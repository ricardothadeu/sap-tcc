==> flow/design.v <==
module controller (
	input clock,
	input clear,
	input [3:0] instruction,  
	output reg cp,
	output reg ep,
	output reg la,
	output reg ea,
	output reg lm,
	output reg su,
	output reg eu,
	output reg ce,
	output reg lb,
	output reg li,
	output reg ei,
	output reg lo,
	output reg hlt
);
	parameter LDA = 4'b0000;
	parameter ADD = 4'b0001;
	parameter SUB = 4'b0010;
	parameter OUT = 4'b1110;
	parameter HLT = 4'b1111;
	parameter T1 = 6'b000001;
	parameter T2 = 6'b000010;
	parameter T3 = 6'b000100;
	parameter T4 = 6'b001000;
	parameter T5 = 6'b010000;
	parameter T6 = 6'b100000;
	reg [5:0] ring_counter = T1;
always @(negedge clock) begin
	cp <= 0; ep <= 0; la <= 0; ea <= 0; lm <= 0; su <= 0; 
	eu <= 0; ce <= 0; lb <= 0; li <= 0; ei <= 0; lo <= 0; hlt <= 0;
	if(instruction == HLT) hlt <= 1;
	else begin 
		case(ring_counter)
			T1: begin ep <= 1; lm <= 1; end
			T2: cp <= 1;
			T3: begin ce <= 1; li <= 1; end
			T4: begin
					case(instruction)
						LDA, ADD, SUB: begin lm <= 1; ei <= 1; end
						OUT: begin ea <= 1; lo <= 1; end
						HLT: hlt <= 1;
					endcase
				 end
			T5: begin
					case(instruction)
						LDA: begin ce <= 1; la <= 1; end
						ADD, SUB: begin ce <= 1; lb <= 1; end
						HLT: hlt <= 1;
					endcase
				 end
			T6: begin
					case(instruction)
						ADD: begin la <= 1; eu <= 1; end
						SUB: begin la <= 1; su <= 1; eu <= 1; end
						HLT: hlt <= 1;
					endcase
				 end	
		endcase
	end
	if(ring_counter == T6) ring_counter <= T1;
	else ring_counter <= ring_counter << 1;
end
endmodule 
== Tool chain data of controller ==
The steps from the RTL of controller to its reports follow in flow order.
Lines are those of the file above, counted from 1.
Library cell names are shortened.
Not given: n/a

* Top module: controller
* Clock port: clock
* Library: sky130hd
* Corner: tt_025C_1v80

== Elaborated design ==
Yosys after proc, flatten, opt, wreduce and memory -nomap, before mapping. Enables and synchronous resets that opt folds into registers are not counted as muxes. Memory bits, and registers merged into a memory's read port (data or address), are not among the register bits. Print and check cells are not counted. Equal cells are merged and count once.

* Input bits: 6
* Register bits: 18
* Elaborated cells: 43

* Eq/ne operators: 10
* Bitwise operators: 3
* Reduce/logical cells: 6
* Mux-type cells: 11

{| class="wikitable"
|+ Operators with widths
! cell !! count
|-
| OR reduction 2 bit || 4
|-
| equality test 4 bit with constant B || 2
|-
| two-way mux 1 bit || 8
|-
| equality test 6 x 1 -> 1 bit with constant B || 1
|-
| equality test 6 x 2 -> 1 bit with constant B || 1
|-
| equality test 6 x 3 -> 1 bit with constant B || 1
|-
| equality test 6 x 4 -> 1 bit with constant B || 1
|-
| equality test 6 x 5 -> 1 bit with constant B || 1
|-
| equality test 6 bit with constant B || 1
|-
| parallel mux 1 bit (select 2 bit) || 3
|-
| equality test 4 x 1 -> 1 bit with constant B || 1
|-
| equality test 4 x 2 -> 1 bit with constant B || 1
|-
| logical NOT 4 bit || 1
|-
| inverter 1 bit || 3
|-
| OR reduction 3 bit || 1
|}

== Logic depth ==
Longest topological path by Yosys (ltp), each cell counted once; first at word level (registers and memories cut), then after technology mapping (sequential cells cut; the memories' decode and read muxes count).

* Depth in word-level cells: 4
* ABC_AREA: 0
* Mapped depth: 3
* Gate-level depth less buffers: 3

== Mapped cells and area ==
Source: synth_stat.txt of the flow (Yosys; design flattened, memories mapped). It holds for the ABC_AREA given above (unset counts as 0); a run with the other value may have another netlist.

* Mapped flip-flops: 18
* Standard cells after synthesis: 59
* Buffer cells: 6
* Sequential area: 360.3 µm²
* Cell area after synthesis: 601.8 µm²

{| class="wikitable"
|+ Cells by type
! cell !! count
|-
| dfxtp_1 || 18
|-
| nor2_1 || 8
|-
| nor4b_1 || 3
|-
| clkbuf_1 || 4
|-
| nor3_1 || 3
|-
| nor3b_1 || 2
|-
| nand4_1 || 2
|-
| nor4_1 || 2
|-
| inv_1 || 3
|-
| nand2_1 || 3
|-
| nand4bb_1 || 1
|-
| or4_4 || 1
|-
| dlygate4sd3_1 || 1
|-
| o211a_1 || 1
|-
| o32ai_1 || 1
|-
| xnor2_1 || 1
|-
| buf_4 || 1
|-
| o31ai_1 || 1
|}

Other cell types: 3; their cells: 3.

Add stored flow runs of controller

2 stored runs of controller in the flow (synthesis by Yosys, layout by OpenROAD, sky130hd cells), in arbitrary order. Constraints: input delay and output delay 20% of the set period each, output load 0.01 pF.
"power" is the tool's figure for a default switching activity; nothing was simulated.

Job 1
==> flow/run.sh <==
#!/bin/bash
# the make line also repeats the synthesis and layout settings of config.mk as NAME=value (left out here)
make -C /OpenROAD-flow-scripts/flow DESIGN_CONFIG=/design/flow/config.mk WORK_HOME=/design/flow/orfs CLKGATE_MAP_FILE= finish
==> flow/config.mk <==
export PLATFORM = sky130hd
export DESIGN_NAME = controller
export DESIGN_NICKNAME = controller
export VERILOG_FILES = /design/flow/design.v
export SDC_FILE = /design/flow/constraint.sdc
export NUM_CORES = 4
export LEC_CHECK = 0
export CAP_MARGIN = 20
export CELL_PAD_IN_SITES_DETAIL_PLACEMENT = 0
export CORE_ASPECT_RATIO = 1.53
export CORE_MARGIN = 5
export CORE_UTILIZATION = 43
export CTS_CLUSTER_SIZE = 87
export GPL_ROUTABILITY_DRIVEN = 0
export GPL_TIMING_DRIVEN = 1
export MAX_ROUTING_LAYER = met5
export PLACE_DENSITY_LB_ADDON = 0.24
export SLEW_MARGIN = 20
export TNS_END_PERCENT = 45
==> flow/constraint.sdc <==
create_clock -name core_clock -period 3.66 [get_ports {clock}]
set_input_delay 0.7320 -clock core_clock [delete_from_list [all_inputs] [get_ports {clock}]]
set_output_delay 0.7320 -clock core_clock [all_outputs]
set_load 0.01 [all_outputs]

==> results of job 1 <==
chip area after synthesis (Yosys): 601.8 µm²
die area: 2264.8 µm²
standard-cell area of the final layout: 874.6 µm²
utilization: 67.2 %
worst setup slack after layout: 147 ps
total negative slack: 0 ps
worst hold slack: 419 ps
power: 0.3926 mW

Job 2
==> flow/run.sh <==
#!/bin/bash
# the make line also repeats the synthesis and layout settings of config.mk as NAME=value (left out here)
make -C /OpenROAD-flow-scripts/flow DESIGN_CONFIG=/design/flow/config.mk WORK_HOME=/design/flow/orfs CLKGATE_MAP_FILE= finish
==> flow/config.mk <==
export PLATFORM = sky130hd
export DESIGN_NAME = controller
export DESIGN_NICKNAME = controller
export VERILOG_FILES = /design/flow/design.v
export SDC_FILE = /design/flow/constraint.sdc
export NUM_CORES = 4
export LEC_CHECK = 0
export ABC_AREA = 1
export CAP_MARGIN = 40
export CELL_PAD_IN_SITES_DETAIL_PLACEMENT = 1
export CORE_ASPECT_RATIO = 1.72
export CORE_MARGIN = 2
export CORE_UTILIZATION = 32
export CTS_CLUSTER_DIAMETER = 129
export GPL_ROUTABILITY_DRIVEN = 1
export GPL_TIMING_DRIVEN = 0
export MAX_ROUTING_LAYER = met4
export MIN_ROUTING_LAYER = met2
export PLACE_DENSITY = 0.83
export SLEW_MARGIN = 20
==> flow/constraint.sdc <==
create_clock -name core_clock -period 3.3 [get_ports {clock}]
set_input_delay 0.6600 -clock core_clock [delete_from_list [all_inputs] [get_ports {clock}]]
set_output_delay 0.6600 -clock core_clock [all_outputs]
set_load 0.01 [all_outputs]

==> results of job 2 <==
chip area after synthesis (Yosys): 665.6 µm²
die area: 2474.4 µm²
standard-cell area of the final layout: 938.4 µm²
utilization: 48.3 %
worst setup slack after layout: 45 ps
total negative slack: 0 ps
worst hold slack: 475 ps
power: 0.4365 mW
